==> flow/design.v <==
`timescale 1ns / 1ps
module CK4mode(
input clk,
input reset,
input S,
output Y
    );
wire c1,c2;
Chiatanso1hz mode1 (clk, reset, c1);
Chiatanso2hz mode2 (clk, reset, c2);
Mux4_1 mux (clk, S, c1, c2, Y); 
endmodule
`timescale 1ns / 1ps
module Chiatanso1hz
  #(parameter N= 26, M = 50000000)
( input wire clk, reset,
 output wire q
 );
reg [N-1:0] r_reg;
wire [N-1:0] r_next;
always @(posedge clk, posedge reset)
if (reset)
r_reg <= 0;
else
r_reg<=r_next;
assign r_next = (r_reg==M)?0:r_reg + 1;
assign q=(r_reg<M/2)?0:1;
endmodule
`timescale 1ns / 1ps
module Chiatanso2hz
#(parameter N= 26, M = 12500000)
( input wire clk, reset,
 output wire q
 );
reg [N-1:0] r_reg;
wire [N-1:0] r_next;
always @(posedge clk, posedge reset)
if (reset)
r_reg <= 0;
else
r_reg<=r_next;
assign r_next = (r_reg==M)?0:r_reg + 1;
assign q=(r_reg<M/2)?0:1;
endmodule
`timescale 1ns / 1ps
module Mux4_1(
input wire clk, 
input sel, 
input w0, w1,
output reg Y);
always @(posedge clk)
case(sel)
2'b00: Y = w0;
2'b01: Y = w1;
endcase
endmodule
From RTL to reports: CK4mode --
What the tools print for CK4mode, step after step. Lines are those of the file above, counted from 1. Operators carry their Yosys type and port widths (W data, S select, Z words). Cell names lack the library's common part. The mark -- stands for no value.
Set-up: top module CK4mode, clock input clk, cell library sky130hd, timing corner tt_025C_1v80

Elaborated design --
Source: Yosys, flattened and elaborated, memories not mapped. Widths are those after wreduce; folded enables and synchronous resets count as part of the registers. Registers that Yosys merges into a memory's read port (data or address) are not register bits. Print and check cells do not count. Equal cells are merged and count once.
Word-level totals: memories kept 0, input port bits 3, bits in registers 53, word width x clocked read ports 0, elaborated cells 15, memory bits (writable) 0, bits in latches 0, ROM bits 0, output and inout port bits 1
Operators by class: shifts and indexed selects 0, bitwise operators 1, div/mod/pow operators 0, reductions and logical operators 0, eq/ne operators 2, $add $sub $neg 2, mux-type cells 5, multiply operators 0, order comparisons 2
Operators by type and width (number):
- $add A26 B1 Y26 const B | 2
- $mux W26 | 2
- $lt A26 B23 Y1 const B | 1
- $eq A26 B24 Y1 const B | 1
- $lt A26 B25 Y1 const B | 1
- $eq A26 B26 Y1 const B | 1
- $pmux W1 S2 | 1
- $mux W1 | 2
- $not A1 Y1 | 1

Logic depth --
Longest topological path by Yosys (ltp), each cell counted once; first at word level (registers and memories cut), then after technology mapping (sequential cells cut; the memories' decode and read muxes count).
Logic depth: depth after elaboration 3, ABC_AREA 1, depth in mapped cells 9, mapped depth without buffers 9

After synthesis --
The flow's flattened synthesis, as Yosys stat reports it; memories are mapped. The netlist is that of the ABC_AREA named above (0 if unset); the other value can give another one. Totals and module areas in this step are rounded.
Cells by type:
- dfrtp_1 | number 52, area in all 1.3E+03 um2
- nand2_1 | number 114, area in all 427.91 um2
- nor2_1 | number 108, area in all 405.389 um2
- inv_1 | number 64, area in all 240.23 um2
- xor2_1 | number 19, area in all 166.41 um2
- nand3_1 | number 29, area in all 145.139 um2
- nor2_4 | number 7, area in all 78.826 um2
- nand4_1 | number 12, area in all 75.072 um2
- nor2_2 | number 12, area in all 75.072 um2
- nor3_1 | number 15, area in all 75.072 um2
- nand2_2 | number 10, area in all 62.56 um2
- ha_1 | number 4, area in all 50.048 um2
- xnor2_1 | number 4, area in all 35.034 um2
- inv_2 | number 9, area in all 33.782 um2
- nand2_4 | number 3, area in all 33.782 um2
- a21oi_1 | number 6, area in all 30.029 um2
- nand3_2 | number 3, area in all 30.029 um2
- dfxtp_1 | number 1, area in all 20.019 um2
Not listed: further types 10, cells in them 15.
Mapped netlist: sequential part of the area 1300 um2, synthesis area 3400 um2, buffer cells 1, cell count 487, flip-flop cells 53

Worst setup path after synthesis --
Path of least setup slack by OpenSTA after synthesis, without wires, with an ideal clock, recovery checks aside; 20% of the period is set as input and as output delay. Where synthesis merged equal registers, the netlist keeps one of their names.
Path after synthesis: path kind register to register, start register mode2.r_reg[0], end register mode2.r_reg[18], path delay 1.334 ns, arrival 1.217 ns, path slack 0.956 ns, library setup time 0.117 ns, stages 9, time at the first pin 0.000 ns, period 2.29 ns, synthesis period reached 1.334 ns
"path delay" is the arrival time less input delay plus setup time. "stages" counts driving pins, that of a launching flip-flop among them; a cell with two outputs on the path counts twice. "synthesis period reached" = period - worst setup slack (recovery checks aside). The figure is calculated, with input and output delays left at 20% of the set period. Between the ends stands the longest chain of elaborated cells between them, by number of cells; it is not shown to be the way that was timed. Of several equally long chains one is given. Each line given opens the expression or statement behind the cell; cells for indexed reads and writes are added by Yosys, which also makes memories of some case tables.
Between the ends, after synthesis: path through dfrtp_1 > ha_1 > nand2_1 > nor2_1 > nand2_2 > nor2_4 > nand3_1 > nor2_1 > nor2_1, length of the longest elaborated chain 2, elaborated cells between the ends (all ways) 3, those cells by class 1 x add/sub; 1 x eq/ne; 1 x mux
Ends and longest elaborated chain, after synthesis:
- start, declared | RTL line 35 | reg [N-1:0] r_reg;
- start, assigned | RTL line 39 | r_reg <= 0;
- start, assigned | RTL line 41 | r_reg<=r_next;
- $add A26 B1 Y26 | RTL line 42 | assign r_next = (r_reg==M)?0:r_reg + 1;
- $mux W26 | RTL line 42
- end, assigned | RTL line 39
- end, assigned | RTL line 41
- end, declared | RTL line 35

## Implementation results

Record of 2 stored runs of the RTL-to-layout flow on CK4mode, platform sky130hd. The runs are unordered. Constraints: input delay and output delay 20% of the set period each, output load 0.01 pF.

* Stored run 1 | settings: period_ns 2.49; CORE_UTILIZATION 64; SETUP_SLACK_MARGIN 0.43; PLACE_DENSITY_LB_ADDON 0.12; CORE_MARGIN 9; CELL_PAD_IN_SITES_GLOBAL_PLACEMENT 3; ABC_AREA 1; CTS_CLUSTER_SIZE 86; CAP_MARGIN 20; SLEW_MARGIN 20 | no final report: placement broke off with FLW-0024
* Stored run 2 | settings: period_ns 2.59; CORE_UTILIZATION 69; PLACE_DENSITY 0.66; CELL_PAD_IN_SITES_GLOBAL_PLACEMENT 0; CELL_PAD_IN_SITES_DETAIL_PLACEMENT 2; GPL_ROUTABILITY_DRIVEN 0; MIN_ROUTING_LAYER met1; MAX_ROUTING_LAYER met5; CAP_MARGIN 20; CORE_MARGIN 2; SLEW_MARGIN 20 | no final report: placement broke off with DPL-0033
