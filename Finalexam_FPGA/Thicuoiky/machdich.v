==> flow/design.v <==
`timescale 1ns / 1ps
module machdich(
 input clk,reset,ss,
 input [1:0] mode,
 output reg [7:0] led 
    );
  reg [1:0] TT_led;
  reg a;
  reg b;
  reg i;
  reg t;
  reg s;
initial a = 0;
initial b = 0;
initial i = 0;
initial t = 0;
initial s = 0;
 always @(posedge clk,posedge reset) begin
  if(reset==1'b1)
  begin
  led = 8'h00;
     a = 0;
   b = 0;
     i = 0;
   s = 0;
     t = 0;
  end
  else
  begin
   if(ss==1'b0)
   begin
    if(TT_led!=mode)
     led = 8'h00;
     else if(mode==2'b10)
     begin
          a = 0;
       b = 0;
       i = 0;
       t = 0;
       if(s == 1)
        led = 8'b00000001;
      else
     if(led==8'b00000000)
      led=8'b00010100;
     else
               begin     
     led = led - 1;  
      if(led == 8'b00000001)
        s = s +1;
             end
            end 
     else if(mode==2'b00)
     begin
         a = 0;
       b = 0;
       i = 0;
       s = 0; 
      if( t == 0 )
      begin
      if (led == 8'b00000000)
          led = 8'b00000100;
        else
      begin
       led = (led<<1) + 8'h04;
      if(led == 8'b11111100)
       t = 1;
      end
      end
      else
       begin
             if(led[7:2] == 6'b111111)
        led[7:2] = 6'b011111;
       else
      begin
       led[7:2] = led[7:2] >> 1;
       if(led[7:2] == 8'h00)
      begin
       t=0;
      end
      end
      end
    end
    else if(mode==2'b01)  
    begin
     a = 0;
     b = 0;
         s = 0;
       t = 0;
     i = 0; 
     if(led==8'b00000000)
      led=8'b11111100;
     else
               begin      
     led = (led<<1) ;
      if(led == 8'h00)
                    i = i + 1;
               end 
            end  
            else if(mode==2'b11)  
    begin
     a = 0;
     b = 0;
         s = 0;
       t = 0;
     i = 0;
      if (led == 8'hFC)
           led = 8'h00;
        else
        if((led[4:2]==4'b0000)&&(led[7:5]==4'b0000))
        begin
       led[4:2]=3'b001;
       led[7:5]=3'b100;
        end
        else
        begin
                     led[4:2]=(led[4:2]<<1)+3'b001;
       led[7:5]=(led[7:5]>>1)+3'b100;
        end
      end  
   end
   else
    led = led;
   TT_led = mode;
  end
 end
endmodule
# From RTL to reports: machdich
# What the tools print for machdich, step after step.
# Line numbers count from 1 in the design file above.
# Cell names lack the library's common part.
# Not given: --
dict set report setup {
  top_module {machdich}
  clock_port {clk}
  cell_library {sky130hd}
  corner {tt_025C_1v80}
}

# Word-level counts
# Counts by Yosys on the flattened word-level netlist (proc, flatten, opt, wreduce; memories kept). Register bits leave out memories and registers merged into their read ports (data or address). Print and check cells are left out. Cells with the same type and inputs are merged into one.
dict set report word_totals {
  regBits 12
  out_inout_bits 8
  input_bits 5
}
dict set report classes {
  reduce_logical 12
  add_sub_neg 5
  n_logic 2
  eq_ne 9
  mux 30
}
# cell n
set ops {}
lappend ops {{8-bit two-way mux} 9}
lappend ops {{8-bit == test with constant B} 2}
lappend ops {{1-bit two-way mux} 14}
lappend ops {{6-bit two-way mux} 2}
lappend ops {{5-bit nonzero test} 2}
lappend ops {{8-bit by 1-bit subtractor with 8-bit output with constant B} 1}
lappend ops {{8-bit by 1-bit == test with 1-bit output with constant B} 1}
lappend ops {{8-bit by 3-bit adder with 8-bit output with constant B} 1}
lappend ops {{8-bit logical NOT} 1}
lappend ops {{3-bit logical NOT} 2}
lappend ops {{6-bit == test with constant B} 1}
lappend ops {{6-bit logical NOT} 1}
lappend ops {{3-bit two-way mux} 2}
lappend ops {{5-bit two-way mux} 1}
lappend ops {{2-bit == test with constant B} 2}
lappend ops {{4-bit != test with constant B} 1}
lappend ops {{4-bit AND reduction} 1}
lappend ops {{4-bit nonzero test} 1}
lappend ops {{2-bit two-way mux} 2}
lappend ops {{2-bit by 3-bit adder with 3-bit output with constant B} 1}
lappend ops {{3-bit by 1-bit adder with 3-bit output with constant B} 1}
lappend ops {{3-bit AND reduction} 1}
lappend ops {{1-bit inverter} 2}
lappend ops {{2-bit by 1-bit == test with 1-bit output with constant B} 1}
lappend ops {{2-bit != test} 1}
lappend ops {{2-bit logical NOT} 1}
lappend ops {{2-bit AND reduction} 1}
lappend ops {{1-bit adder with constant B} 1}
lappend ops {{1-bit logical AND} 1}

# Depth
# Depth = most cells in a row (Yosys ltp): at word level without a register or memory, in the mapped netlist without a sequential cell, where the memories' decode and read muxes count.
dict set report depth {
  ltp_word 9
  abc_area 0
  mapped_depth 8
}

# Netlist
# The flow's flattened synthesis, as Yosys stat reports it; memories are mapped. The netlist is that of the ABC_AREA named above (0 if unset); the other value can give another one.
# cell_type n type_area_um2
set by_type {}
lappend by_type {dfrtp_1 10 250.24}
lappend by_type {a21oi_1 15 75.072}
lappend by_type {ha_1 5 62.56}
lappend by_type {xnor2_1 7 61.309}
lappend by_type {edfxtp_1 2 60.058}
lappend by_type {nand2_1 11 41.29}
lappend by_type {nand3_1 8 40.038}
lappend by_type {nand4_1 6 37.536}
lappend by_type {nor3b_1 5 37.536}
lappend by_type {buf_2 7 35.034}
lappend by_type {xor2_1 4 35.034}
lappend by_type {nor2b_1 5 31.28}
lappend by_type {nor2_1 8 30.029}
lappend by_type {a31oi_1 4 25.024}
lappend by_type {o21ai_0 5 25.024}
lappend by_type {nor4_4 1 21.27}
lappend by_type {nor3_1 4 20.019}
lappend by_type {and3_1 3 18.768}
# Not listed: further types 35, cells in them 47.
dict set report synth_totals {
  ff_cells 12
  n_buf 12
  cell_count 157
  mapped_area_um2 1255.0
}

# Timing after synthesis
# Path of least setup slack by OpenSTA after synthesis, without wires, with an ideal clock, recovery checks aside; 20% of the period is set as input and as output delay. Where synthesis merged equal registers, the netlist keeps one of their names.
dict set report synth_timing {
  path_kind {reg-to-reg}
  startpoint {reg led[1]}
  endpoint {reg led[6]}
  driving_pins 7
  delay_ns 1.919
  arrival_ns 1.799
  tclk_ns 2.93
  slack_ns 1.011
  n_path_buf 0
  period_less_setup_slack_ns 1.919
}
# "delay_ns" is the arrival time less input delay plus setup time.
# "driving_pins": output pins that drive a net of the path, with the launching flip-flop's if there is one; two outputs of one cell count as two.
# "period_less_setup_slack_ns" is the clock period less the worst setup slack; recovery checks do not enter. This is arithmetic on one report: input and output delays are still those of the set period (20% each).
# The rows between start and end are the longest chain of elaborated cells between them; the timing report does not say that the signal goes this way. Where chains are equally long, one stands for them.
# A line is the first line of the expression or statement that the cell stems from. Yosys adds cells for indexed reads and writes and turns some case tables into memories.
# A register here has more assigning lines than the two given.
dict set report synth_via {
  cell_sequence {dfrtp_1 -> inv_1 -> ha_1 -> nor3b_1 -> and2_4 -> or4b_1 -> and3_1}
  elab_chain_cells 7
}
# element line_no
set synth_lines {}
lappend synth_lines {{start, declared} 5} ;# output reg [7:0] led
lappend synth_lines {{start, assigned} 47} ;# led = led - 1;
lappend synth_lines {{start, assigned} 64} ;# led = (led<<1) + 8'h04;
lappend synth_lines {{8-bit == test} 106} ;# if (led == 8'hFC)
lappend synth_lines {{6-bit two-way mux} 106}
lappend synth_lines {{8-bit two-way mux} 99} ;# else if(mode==2'b11)
lappend synth_lines {{8-bit two-way mux} 83} ;# else if(mode==2'b01)
lappend synth_lines {{8-bit two-way mux} 52} ;# else if(mode==2'b00)
lappend synth_lines {{8-bit two-way mux} 34} ;# else if(mode==2'b10)
lappend synth_lines {{8-bit two-way mux} 32} ;# if(TT_led!=mode)
lappend synth_lines {{end, assigned} 47}
lappend synth_lines {{end, assigned} 64}
lappend synth_lines {{end, declared} 5}

# Worst path after layout
# Path of least setup slack in the final report of job 1 (OpenROAD, finished layout, wires in). Where an end is a register, its clock arrival counts in the times.
dict set report layout_timing {
  path_kind {reg-to-output}
  startpoint {reg led[6]}
  endpoint {out led[6]}
  driving_pins 2
  tclk_ns 2.39
  arrival_ns 1.39
  n_path_buf 1
  slack_ns 0.52
}
# A register here has more assigning lines than the two given.
dict set report layout_via {
  cell_sequence {dfrtp_2 -> clkdlybuf4s50_1}
  elab_chain_cells 0
}
# element line_no
set layout_lines {}
lappend layout_lines {{start, declared} 5} ;# output reg [7:0] led
lappend layout_lines {{start, assigned} 47} ;# led = led - 1;
lappend layout_lines {{start, assigned} 64} ;# led = (led<<1) + 8'h04;
lappend layout_lines {{end, declared} 5}

==> runs of machdich <==
Below are 2 stored runs of the flow (Yosys, OpenROAD; platform sky130hd) on machdich, each with its settings and what was measured, unordered. Constraints: input delay and output delay 20% of the set period each, output load 0.01 pF.
"period_reached_ns" is the run's clock period less its worst setup slack. It is reckoned from that one timing run; input and output delays stay at 20% of the period that was set.
"power_mw" is the tool's figure for a default switching activity; nothing was simulated.

# job 1
==> flow/run.sh <==
#!/bin/bash
# the make line also repeats the synthesis and layout settings of config.mk as NAME=value (left out here)
make -C /OpenROAD-flow-scripts/flow DESIGN_CONFIG=/design/flow/config.mk WORK_HOME=/design/flow/orfs CLKGATE_MAP_FILE= finish
==> flow/config.mk <==
export PLATFORM = sky130hd
export DESIGN_NAME = machdich
export DESIGN_NICKNAME = machdich
export VERILOG_FILES = /design/flow/design.v
export SDC_FILE = /design/flow/constraint.sdc
export NUM_CORES = 4
export LEC_CHECK = 0
export ABC_AREA = 0
export CAP_MARGIN = 20
export CELL_PAD_IN_SITES_DETAIL_PLACEMENT = 1
export CELL_PAD_IN_SITES_GLOBAL_PLACEMENT = 1
export CORE_ASPECT_RATIO = 1.29
export CORE_MARGIN = 2
export CORE_UTILIZATION = 18
export CTS_CLUSTER_DIAMETER = 55
export MAX_ROUTING_LAYER = met4
export PLACE_DENSITY_LB_ADDON = 0.28
export SETUP_SLACK_MARGIN = 0.52
export SLEW_MARGIN = 35
export TNS_END_PERCENT = 20
==> flow/constraint.sdc <==
create_clock -name core_clock -period 2.39 [get_ports {clk}]
set_input_delay 0.4780 -clock core_clock [delete_from_list [all_inputs] [get_ports {clk}]]
set_output_delay 0.4780 -clock core_clock [all_outputs]
set_load 0.01 [all_outputs]

==> job 1: results <==
synthArea_um2=1255.0
total_die_area_um2=7661.2
post_route_stdcell_area_um2=1652.8
finish.utilization_frac=0.244
setup_ws_ns=0.521
total_negative_slack_ns=0.000
power_mw=0.9920
period_reached_ns=1.869

# job 2
==> flow/run.sh <==
#!/bin/bash
# the make line also repeats the synthesis and layout settings of config.mk as NAME=value (left out here)
make -C /OpenROAD-flow-scripts/flow DESIGN_CONFIG=/design/flow/config.mk WORK_HOME=/design/flow/orfs CLKGATE_MAP_FILE= finish
==> flow/config.mk <==
export PLATFORM = sky130hd
export DESIGN_NAME = machdich
export DESIGN_NICKNAME = machdich
export VERILOG_FILES = /design/flow/design.v
export SDC_FILE = /design/flow/constraint.sdc
export NUM_CORES = 4
export LEC_CHECK = 0
export ABC_AREA = 1
export CAP_MARGIN = 25
export CELL_PAD_IN_SITES_DETAIL_PLACEMENT = 2
export CORE_MARGIN = 2
export CORE_UTILIZATION = 15
export CTS_CLUSTER_DIAMETER = 362
export PLACE_DENSITY = 0.6
export SLEW_MARGIN = 25
==> flow/constraint.sdc <==
create_clock -name core_clock -period 2.99 [get_ports {clk}]
set_input_delay 0.5980 -clock core_clock [delete_from_list [all_inputs] [get_ports {clk}]]
set_output_delay 0.5980 -clock core_clock [all_outputs]
set_load 0.01 [all_outputs]

==> job 2: results <==
synthArea_um2=1321.3
total_die_area_um2=9575.6
post_route_stdcell_area_um2=1607.8
finish.utilization_frac=0.186
setup_ws_ns=0.867
total_negative_slack_ns=0.000
power_mw=0.7268
period_reached_ns=2.123
